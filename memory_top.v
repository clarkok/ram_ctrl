==> flow/design.v <==
`timescale 1ns / 1ps
module memory(
    input clk,
    input [31:0] addr,
    input [7:0] data_i,
    output [7:0] data_o,
    input write_enable,
    input go,
    output done,
    output [25:0] ram_addr,
    inout [15:0] ram_data,
    output ram_oe,
    output ram_we,
    output ram_clk,
    output ram_adv,
    input ram_wait,
    output ram_ce,
    output ram_ub,
    output ram_lb,
    output ram_cre
    );
  reg ce, oe, we, ub = 1, lb = 1, adv = 0;
  assign ram_ub = ub;
  assign ram_lb = lb;
  assign ram_adv = adv;
  assign ram_oe = oe;
  assign ram_we = we;
  assign ram_ce = ce;
  reg done_buff;
  assign done = done_buff;
  reg cre = 0;
  assign ram_cre = cre;
  reg [7:0] data_o_buff;
  assign data_o = data_o_buff;
  reg clk_buff = 0;
  assign ram_clk = clk_buff;
  reg [25:0] addr_;
  assign ram_addr = addr_;
  reg [15:0] data_buff;
  assign ram_data = data_buff;
  reg state = 1;
  reg [3:0] timer;
  reg carrier;
  reg in_rcr_mode = 0;
  reg [5:0] rcr_mode_state = 0;
  always @ ( posedge clk ) begin
    if ( !in_rcr_mode ) begin
      rcr_mode_state <= rcr_mode_state + 1;
      if ( rcr_mode_state == 0 ) begin
        addr_ <= 23'b000_00_0000000000_1_00_1_0_000;
        cre <= 1;
        ce <= 0;
        adv <= 0;
      end
      if ( rcr_mode_state == 2 ) begin
        we <= 0;
      end
      if ( rcr_mode_state == 18 ) begin
        ce <= 1;
        we <= 1;
        adv <= 1;
      end
      if ( rcr_mode_state == 19 ) begin
        cre <= 0;
      end;
      if ( rcr_mode_state == 35 ) begin
        addr_ <= 0;
      end;
      if ( rcr_mode_state == 37 ) begin
        ce <= 0;
        oe <= 0;
        adv <= 0;
        ub <= 0;
        lb <= 0;
      end;
      if ( rcr_mode_state == 39 ) begin
        ce <= 1;
        oe <= 1;
        in_rcr_mode <= 1;
      end;
    end
    else
      case (state)
        1: begin
          if ( go ) begin
            if ( write_enable ) begin
              data_buff <= data_i;
              data_o_buff <= 8'b0;
            end;
            we <= ~write_enable;
            oe <= write_enable;
            addr_ <= addr[25:0];
            timer <= 4'b0;
            ce <= 0;
            done_buff <= 0;
            state <= 0;
          end;
        end
        0: begin
          {carrier, timer} <= timer + 1;
          if ( timer == 10 ) begin
            data_o_buff <= ram_data;
            ce <= 1;
            oe <= 1;
            we <= 1;
            done_buff <= 1;
            state <= 1;
          end;
        end
        default: begin
          state <= 1;
        end
      endcase;
  end;
endmodule
`timescale 1ns / 1ps
module memory_top(
    output [7:0] led,
    input [7:0] sw,
    output [25:0] ram_addr,
    inout [15:0] ram_data,
    input clk,
    input btnu,
    output ram_oe,
    output ram_we,
    output ram_clk,
    output ram_adv,
    input ram_wait,
    output ram_ce,
    output ram_ub,
    output ram_lb,
    output ram_cre
    );
  reg [31:0] addr;
  reg [7:0] data_i;
  reg [7:0] data_o;
  reg we;
  wire done;
  reg go;
  wire [7:0] data_o_wire;
  assign led[3:0] = data_o[3:0];
  reg clk_delay = 0;
  reg [25:0] delay_timer;
  assign led[7] = clk_delay;
  assign led[4] = done;
  assign led[5] = ram_oe;
  assign led[6] = ram_we;
  memory M(
    clk,
    addr,
    data_i,
    data_o_wire,
    we,
    go,
    done,
    ram_addr,
    ram_data,
    ram_oe,
    ram_we,
    ram_clk,
    ram_adv,
    ram_wait,
    ram_ce,
    ram_ub,
    ram_lb,
    ram_cre
  );
  always @ ( posedge clk ) begin
    if ( done ) begin
      we = btnu;
      addr[3:0] = sw[3:0];
      data_i[3:0] = sw[7:4];
      go = 1;
      data_o = data_o_wire;
    end;
  end;
endmodule
# Step by step through the tools: memory_top
# What the tools print for memory_top, step after step.
# Line numbers count from 1 in the design file above.
# Library cell names are shortened.
# The mark n/a stands for no value.
[inputs] top="memory_top" clock_port="clk" lib="sky130hd" pvt_corner="tt_025C_1v80"

# Elaborated design
# Source: Yosys, flattened and elaborated, memories not mapped. Widths are those after wreduce. Registers that Yosys merges into a memory's read port (data or address) are not register bits. Print and check cells do not count. Equal cells are merged and count once.
[bits] reg_bits=70 inputBits=11 output_inout_bits=58 word_cells=78
[op_classes] add_sub_neg=2 n_eq=12 muxes=26 n_logic=3 reduce_logical=17
[op_table] cell="26-bit 2-to-1 mux" count=4
[op_table] cell="6-bit equality test with constant B" count=3
[op_table] cell="4-bit case mux with 2-bit select" count=2
[op_table] cell="3-bit AND reduction" count=5
[op_table] cell="1-bit 2-to-1 mux" count=15
[op_table] cell="3-bit nonzero test" count=4
[op_table] cell="6-bit by 5-bit equality test with 1-bit output with constant B" count=2
[op_table] cell="2-bit AND reduction" count=5
[op_table] cell="4-bit 2-to-1 mux" count=2
[op_table] cell="6-bit by 1-bit adder with 6-bit output with constant B" count=1
[op_table] cell="6-bit by 2-bit equality test with 1-bit output with constant B" count=1
[op_table] cell="6-bit zero test" count=1
[op_table] cell="1-bit case mux with 2-bit select" count=3
[op_table] cell="5-bit nonzero test" count=1
[op_table] cell="2-bit by 1-bit inequality test with 1-bit output with constant B" count=2
[op_table] cell="4-bit by 1-bit adder with 4-bit output with constant B" count=1
[op_table] cell="4-bit equality test with constant B" count=1
[op_table] cell="1-bit inverter" count=3
[op_table] cell="3-bit by 2-bit inequality test with 1-bit output with constant B" count=1
[op_table] cell="3-bit inequality test with constant B" count=1
[op_table] cell="2-bit inequality test with constant B" count=1
[op_table] cell="2-bit nonzero test" count=1

# Longest topological paths
# Depth = most cells in a row (Yosys ltp): at word level without a register or memory, in the mapped netlist without a sequential cell, where the memories' decode and read muxes count.
[logic_depth] word_depth=6 ABC_AREA=0 depth_mapped=5 depth_no_buf=5

# Synthesis result
# Source: synth_stat.txt of the flow (Yosys; design flattened, memories mapped). It holds for the ABC_AREA given above (unset counts as 0); a run with the other value may have another netlist.
# Totals and module areas in this step are rounded.
[by_type] cell_type="edfxtp_1" count=44 area_total_um2=1.32E+03
[by_type] cell_type="buf_4" count=39 area_total_um2=292.781
[by_type] cell_type="ha_1" count=6 area_total_um2=75.072
[by_type] cell_type="nor2_1" count=10 area_total_um2=37.536
[by_type] cell_type="inv_1" count=9 area_total_um2=33.782
[by_type] cell_type="and2_1" count=5 area_total_um2=31.28
[by_type] cell_type="xnor2_1" count=3 area_total_um2=26.275
[by_type] cell_type="xor2_1" count=3 area_total_um2=26.275
[by_type] cell_type="a21oi_1" count=5 area_total_um2=25.024
[by_type] cell_type="nand3_1" count=5 area_total_um2=25.024
[by_type] cell_type="nor2b_1" count=4 area_total_um2=25.024
[by_type] cell_type="dfxtp_1" count=1 area_total_um2=20.019
[by_type] cell_type="nor3b_4" count=1 area_total_um2=18.768
[by_type] cell_type="mux2_4" count=1 area_total_um2=15.014
[by_type] cell_type="a22oi_2" count=1 area_total_um2=12.512
[by_type] cell_type="a31oi_1" count=2 area_total_um2=12.512
[by_type] cell_type="a31oi_2" count=1 area_total_um2=12.512
[by_type] cell_type="nor3b_2" count=1 area_total_um2=12.512
# Not listed: further types 14, cells in them 16.
[synth_totals] mapped_cells=157 mapped_area_um2=2130 seq_area_um2=1340 ffs=45 n_buf=43
# By module: a second synthesis without flattening, with its own total; a netlist apart from the flattened one above.
[unflattened] cells_unflattened=198 hier_area_um2=3040
# Each row is one instance without its submodules.
[by_module] mod="memory" instances=1 n_cells=179 area_um2=2610 seq_area_um2=1820
[by_module] mod="memory_top" instances=1 n_cells=19 area_um2=428 seq_area_um2=390

# Path before layout
# Source: OpenSTA report_checks on the synthesized netlist (no wires, ideal clock, input and output delay 20% of the period each), path of least setup slack; recovery checks are left aside. Register names are those of the netlist, which keeps one name where synthesis merged equal registers.
[synth_timing] kind="flip-flop to flip-flop" from="reg M.in_rcr_mode" to="reg (name not given)" clock_period_ps=2010 setup_time_ps=373 launch_ps=0 arrival_ps=1153 required_ps=1637 setup_slack_ps=484 path_delay_ps=1526 path_stages=3 path_buffers=0 period_less_setup_slack_ps=1526
# "path_delay_ps" is the arrival time less input delay plus setup time.
# "path_stages": output pins that drive a net of the path, with the launching flip-flop's if there is one; two outputs of one cell count as two.
# "period_less_setup_slack_ps" is the clock period less the worst setup slack; recovery checks do not enter. This is arithmetic on one report: input and output delays are still those of the set period (20% each).
# Between the ends stands the longest chain of elaborated cells between them, by number of cells; it is not shown to be the way that was timed. Of several equally long chains one is given.
# A line is the first line of the expression or statement that the cell stems from. Yosys adds cells for indexed reads and writes and turns some case tables into memories.
[synth_between] cell_sequence="dfxtp_1 -> inv_1 -> nor3_1" elab_chain_len=1 cone_cells=1 lines_between=0 classes_between="1 x reduce/logical"
[synth_rtl] element="from (decl)" line=44 text="reg in_rcr_mode = 0;"
[synth_rtl] element="from (assign)" line=79 text="in_rcr_mode <= 1;"
[synth_rtl] element="3-bit AND reduction"

# Path in the finished layout
# From the final timing report of record 1: the path of least setup slack in the routed layout; clock arrival at registers is part of the times.
# The report prints the path's times to 10 ps; the period is as set.
[layout_timing] kind="flip-flop to flip-flop" from="reg M.rcr_mode_state[0]" to="reg M.addr_[3]" clock_period_ps=1130 setup_time_ps=320 launch_ps=300 arrival_ps=1500 required_ps=1100 setup_slack_ps=-400 path_stages=6 path_buffers=0
# Between the ends stands the longest chain of elaborated cells between them, by number of cells; it is not shown to be the way that was timed. Of several equally long chains one is given.
# A register here has more assigning lines than the two given.
# The path ends at the enable pin of a flip-flop; only ways to that pin are counted.
[layout_between] cell_sequence="edfxtp_1 -> inv_2 -> ha_4 -> and2b_2 -> nand2_2 -> a22oi_2" elab_chain_len=3 cone_cells=4 lines_between=2 classes_between="1 x eq/ne; 3 x reduce/logical"
[layout_rtl] element="from (decl)" line=45 text="reg [5:0] rcr_mode_state = 0;"
[layout_rtl] element="from (assign)" line=48 text="rcr_mode_state <= rcr_mode_state + 1;"
[layout_rtl] element="6-bit equality test" line=66 text="if ( rcr_mode_state == 35 ) begin"
[layout_rtl] element="3-bit nonzero test"
[layout_rtl] element="2-bit AND reduction"
[layout_rtl] element="to (assign)" line=67 text="addr_ <= 0;"
[layout_rtl] element="to (assign)" line=92 text="addr_ <= addr[25:0];"
[layout_rtl] element="to (decl)" line=37 text="reg [25:0] addr_;"

FLOW RESULTS
============

Settings and measured results of 2 stored flow runs for module memory_top (sky130hd), not sorted in any way. The constraints put input and output delay at 20% of the set period each and load the outputs with 0.01 pF.
"worst setup path time" is the time allowed to the run's worst setup path (the clock period less input and output delay, where it has them) less its slack. Clock arrival times count: a late capture clock shortens it, a late launch clock lengthens it.
By "power" is meant OpenSTA's value without simulated activity: inputs other than the clock are taken to toggle once in ten clock periods, and the tool carries that through the logic.
"worst setup path time" is given in steps of 10 ps.
The results are shown rounded.
[record 1] settings: period_ns=1.13, CORE_UTILIZATION=26, PLACE_DENSITY=0.82, CORE_MARGIN=6, CELL_PAD_IN_SITES_GLOBAL_PLACEMENT=2, ABC_AREA=0, CTS_CLUSTER_DIAMETER=319, SLEW_MARGIN=15, MIN_ROUTING_LAYER=met1, CAP_MARGIN=20
[record 1] result: chip area after synthesis (Yosys) 2130 sq um, die area 10500 sq um, standard-cell area of the final layout 2930 sq um, worst setup slack after layout -395 ps, worst hold slack 134 ps, power 3120 µW, worst setup path time 1530 ps, worst setup path kind flip-flop to flip-flop
[record 2] settings: period_ns=1.7, SETUP_SLACK_MARGIN=0.0, CAP_MARGIN=20, CORE_MARGIN=2, CORE_UTILIZATION=40, SLEW_MARGIN=20
[record 2] result: chip area after synthesis (Yosys) 2130 sq um, die area 5940 sq um, standard-cell area of the final layout 2450 sq um, worst setup slack after layout 134 ps, worst hold slack 260 ps, power 1860 µW, worst setup path time 1570 ps, worst setup path kind flip-flop to flip-flop
